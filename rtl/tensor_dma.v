==> flow/design.v <==
module tensor_dma #(
    parameter ADDR_WIDTH = 32,
    parameter DATA_WIDTH = 32
)(
    input  wire                 clk,
    input  wire                 rst_n,
    input  wire                 start,          
    input  wire [ADDR_WIDTH-1:0] src_addr,      
    input  wire [ADDR_WIDTH-1:0] dst_addr,      
    input  wire [15:0]          len,            
    output reg                  done,           
    output reg  [ADDR_WIDTH-1:0] axi_araddr,
    output reg                  axi_arvalid,
    input  wire                 axi_arready,
    input  wire [DATA_WIDTH-1:0] axi_rdata,
    input  wire                 axi_rvalid,
    output reg                  axi_rready,
    output reg  [ADDR_WIDTH-1:0] axi_awaddr,
    output reg                  axi_awvalid,
    input  wire                 axi_awready,
    output reg  [DATA_WIDTH-1:0] axi_wdata,
    output reg                  axi_wvalid,
    input  wire                 axi_wready
);
    typedef enum logic [1:0] {
        IDLE,
        READ,
        WRITE,
        DONE
    } dma_state_t;
    dma_state_t state, next_state;
    reg [15:0] cnt;
    reg [ADDR_WIDTH-1:0] src_ptr, dst_ptr;
    reg [DATA_WIDTH-1:0] data_buf;
    reg                  data_buf_valid;
    always_ff @(posedge clk or negedge rst_n) begin
        if (!rst_n)
            state <= IDLE;
        else
            state <= next_state;
    end
    always_comb begin
        next_state = state;
        case (state)
            IDLE:   if (start) next_state = READ;
            READ:   if (axi_rvalid) next_state = WRITE;
            WRITE:  if (axi_wready) next_state = (cnt == 1) ? DONE : READ;
            DONE:   next_state = IDLE;
        endcase
    end
    always_ff @(posedge clk or negedge rst_n) begin
        if (!rst_n) begin
            cnt <= 0;
            src_ptr <= 0;
            dst_ptr <= 0;
            done <= 0;
            axi_arvalid <= 0;
            axi_rready  <= 0;
            axi_awvalid <= 0;
            axi_wvalid  <= 0;
            data_buf_valid <= 0;
        end else begin
            case (state)
                IDLE: begin
                    done <= 0;
                    if (start) begin
                        cnt <= len;
                        src_ptr <= src_addr;
                        dst_ptr <= dst_addr;
                    end
                end
                READ: begin
                    axi_araddr <= src_ptr;
                    axi_arvalid <= 1;
                    axi_rready <= 1;
                    if (axi_arvalid && axi_arready)
                        axi_arvalid <= 0;
                    if (axi_rvalid) begin
                        data_buf <= axi_rdata;
                        data_buf_valid <= 1;
                        src_ptr <= src_ptr + (DATA_WIDTH / 8);
                        axi_rready <= 0;
                    end
                end
                WRITE: begin
                    if (data_buf_valid) begin
                        axi_awaddr <= dst_ptr;
                        axi_awvalid <= 1;
                        axi_wdata <= data_buf;
                        axi_wvalid <= 1;
                        if (axi_awvalid && axi_awready)
                            axi_awvalid <= 0;
                        if (axi_wvalid && axi_wready) begin
                            axi_wvalid <= 0;
                            dst_ptr <= dst_ptr + (DATA_WIDTH / 8);
                            cnt <= cnt - 1;
                            data_buf_valid <= 0;
                        end
                    end
                end
                DONE: begin
                    done <= 1;
                end
            endcase
        end
    end
endmodule
## Step by step through the tools: tensor_dma

Tool output for the design above, in the order of the flow.
Lines are those of the file above, counted from 1.
Operators: Yosys type, input widths -> output width; for muxes data width and select width s.
Cell names lack the library's common part.
The mark -- stands for no value.

| set-up | value |
|---|---|
| top module | tensor_dma |
| clock | clk |
| cell library | sky130hd |
| library corner | tt_025C_1v80 |

## After elaboration

Yosys after proc, flatten, opt, wreduce and memory -nomap, before mapping. Memory bits, and registers merged into a memory's read port (data or address), are not among the register bits. Print and check cells are not counted. Equal cells are merged and count once.

| cells by class | value |
|---|---|
| add/sub/neg operators | 3 |
| equal/unequal tests | 9 |
| muxes and demuxes | 24 |
| reduce/logical cells | 16 |

Operator list:

| kind | count |
|---|---|
| $mux 32 | 5 |
| $pmux 32 s2 | 2 |
| $add 32x3->32 const B | 2 |
| $mux 16 | 3 |
| $pmux 16 s2 | 1 |
| $sub 16x1->16 const B | 1 |
| $eq 16x1->1 const B | 1 |
| $reduce_and 3->1 | 4 |
| $ne 2x2->1 const B | 5 |
| $reduce_bool 2->1 | 4 |
| $pmux 2 s4 | 1 |
| $mux 2 | 4 |
| $reduce_and 2->1 | 3 |
| $mux 1 | 6 |
| $eq 2x2->1 const B | 2 |
| $reduce_and 4->1 | 1 |
| $pmux 1 s2 | 2 |
| $logic_and 1x1->1 | 3 |
| $eq 2x1->1 const B | 1 |
| $logic_not 2->1 | 1 |

| bit counts | value |
|---|---|
| flip-flop bits (word level) | 216 |
| bits of input ports | 119 |
| cells after elaboration | 66 |

## Logic depth

Longest topological path by Yosys (ltp), each cell counted once; first at word level (registers and memories cut), then after technology mapping (sequential cells cut; the memories' decode and read muxes count).

| logic depth | value |
|---|---|
| depth in word-level cells | 4 |
| ABC_AREA | 0 |
| mapped depth | 8 |
| mapped depth without buffers | 7 |

## After synthesis

Source: synth_stat.txt of the flow (Yosys; design flattened, memories mapped). It holds for the ABC_AREA given above (unset counts as 0); a run with the other value may have another netlist.
The area totals of this step are shown rounded.

| synthesis totals | value |
|---|---|
| standard cells after synthesis | 748 |
| synthesis area | 9200 um^2 |
| sequential part of the area | 6100 um^2 |
| flip-flops | 218 |
| buffers | 42 |

Cells by type:

| cell | count | total area (um^2) |
|---|---|---|
| edfxtp_1 | 128 | 3.84E+03 |
| dfrtp_1 | 89 | 2.23E+03 |
| a21oi_1 | 58 | 290.278 |
| mux2i_1 | 28 | 280.269 |
| nand2_1 | 70 | 262.752 |
| o22ai_1 | 31 | 193.936 |
| o21ai_0 | 36 | 180.173 |
| nand3_1 | 33 | 165.158 |
| nor2_1 | 41 | 153.898 |
| clkbuf_1 | 35 | 131.376 |
| nand4_1 | 20 | 125.12 |
| a22oi_1 | 16 | 120.115 |
| and3_1 | 17 | 106.352 |
| a2bb2oi_1 | 12 | 105.101 |
| o22a_1 | 9 | 78.826 |
| nor3_1 | 14 | 70.067 |
| mux2_2 | 5 | 56.304 |
| a31oi_1 | 8 | 50.048 |

Other cell types: 41; their cells: 98.

## Path before layout

Path of least setup slack by OpenSTA after synthesis, without wires, with an ideal clock, recovery checks aside; 20% of the period is set as input and as output delay. Where synthesis merged equal registers, the netlist keeps one of their names.

| path after synthesis | value |
|---|---|
| path type | reg2reg |
| from | reg state |
| to | reg axi_awaddr[0] |
| period | 3.98 ns |
| data arrival time | 2.788 ns |
| required time | 3.551 ns |
| path slack | 0.763 ns |
| path delay | 3.217 ns |
| driving pins on the path | 5 |
| path buffers | 3 |
| synthesis period reached | 3.217 ns |

"path delay" is the arrival time less input delay plus setup time.
"driving pins on the path" counts driving pins, that of a launching flip-flop among them; a cell with two outputs on the path counts twice.
"synthesis period reached" = period - worst setup slack (recovery checks aside). The figure is calculated, with input and output delays left at 20% of the set period.
An end named without its bit number is one bit of that signal or, where synthesis recoded a state register, one of its new flip-flops.

| on the way, after synthesis | value |
|---|---|
| cells stage by stage | dfrtp_1 -> clkbuf_1 -> buf_1 -> clkbuf_1 -> and3_1 |

RTL lines, path after synthesis:

| element | line | RTL |
|---|---|---|
| start, declared | 31 | `dma_state_t state, next_state;` |
| start, assigned | 38 | `state <= IDLE;` |
| start, assigned | 40 | `state <= next_state;` |
| end, assigned | 87 | `axi_awaddr <= dst_ptr;` |
| end, declared | 18 | `output reg  [ADDR_WIDTH-1:0] axi_awaddr,` |

No chain of elaborated cells between the ends is given.

## Timing after layout

Path of least setup slack in the final report of flow run A (OpenROAD, finished layout, wires in). Where an end is a register, its clock arrival counts in the times.

| path after layout | value |
|---|---|
| path type | in2reg |
| from | in start |
| to | reg cnt[5] |
| period | 3.65 ns |
| data arrival time | 2.77 ns |
| required time | 4.02 ns |
| path slack | 1.25 ns |
| driving pins on the path | 7 |
| path buffers | 2 |

Between the ends stands the longest chain of elaborated cells between them, by number of cells; it is not shown to be the way that was timed. Of several equally long chains one is given.
A line is the first line of the expression or statement that the cell stems from. Yosys adds cells for indexed reads and writes and turns some case tables into memories.
A register here has more assigning lines than the two given.

| on the way, after layout | value |
|---|---|
| cells stage by stage | clkdlybuf4s50_1 -> nor2b_1 -> a211o_1 -> buf_4 -> o2bb2ai_1 -> a222oi_1 -> inv_1 |
| length of the longest elaborated chain | 2 |
| elaborated cells between the ends (all ways) | 4 |
| RTL lines with such cells | 2 |

RTL lines, path after layout:

| element | line | RTL |
|---|---|---|
| start, declared | 7 | `input  wire                 start,` |
| $mux 16 | 66 | `if (start) begin` |
| $pmux 16 s2 | 63 | `case (state)` |
| end, assigned | 67 | `cnt <= len;` |
| end, assigned | 96 | `cnt <= cnt - 1;` |
| end, declared | 32 | `reg [15:0] cnt;` |

Subject: flow runs of tensor_dma

Hi,

2 stored runs of tensor_dma in the flow (synthesis by Yosys, layout by OpenROAD, sky130hd cells), in arbitrary order. Constraints: input delay and output delay 20% of the set period each, output load 0.01 pF.
"period reached" is the run's clock period less its worst setup slack. It is reckoned from that one timing run; input and output delays stay at 20% of the period that was set.
By "time of the worst setup path" is meant the share of the clock period that the worst setup path is allowed (20% is reserved at inputs, 20% at outputs), minus its slack. Clock arrival times at its registers enter into it.
The results are shown rounded.
A setting shown as - is not set for that run.
Among the results, - means that no value is shown for the run.

| setting or result | flow run A | flow run B |
|---|---|---|
| period_ns | 3.65 | 5.12 |
| CORE_UTILIZATION | 55 | 63 |
| SETUP_SLACK_MARGIN | -0.08 | - |
| PLACE_DENSITY_LB_ADDON | 0.3 | 0.22 |
| HOLD_SLACK_MARGIN | 0.24 | - |
| CORE_ASPECT_RATIO | 1.88 | 1.89 |
| CORE_MARGIN | 2 | 7 |
| CELL_PAD_IN_SITES_DETAIL_PLACEMENT | 0 | - |
| TNS_END_PERCENT | 90 | - |
| SLEW_MARGIN | 35 | 20 |
| MAX_ROUTING_LAYER | met4 | - |
| CAP_MARGIN | 20 | 15 |
| CELL_PAD_IN_SITES_GLOBAL_PLACEMENT | - | 1 |
| GPL_TIMING_DRIVEN | - | 1 |
| GPL_ROUTABILITY_DRIVEN | - | 1 |
| CTS_CLUSTER_SIZE | - | 21 |
| MIN_ROUTING_LAYER | - | met1 |
| netlist area reported by Yosys (um^2) | 9200 | - |
| die size (um^2) | 18000 | - |
| standard-cell area after routing (um^2) | 12000 | - |
| utilization after routing | 0.75 | - |
| setup slack of the critical path (ns) | 1.2 | - |
| summed negative setup slack (ns) | 0.000 | - |
| worst hold slack in the final report (ns) | 0.41 | - |
| period reached (ns) | 2.404 | - |
| time of the worst setup path (ns) | 1.67 | - |
| critical path kind | in2reg | - |

Flow run B: no final report: placement broke off with FLW-0024

Regards
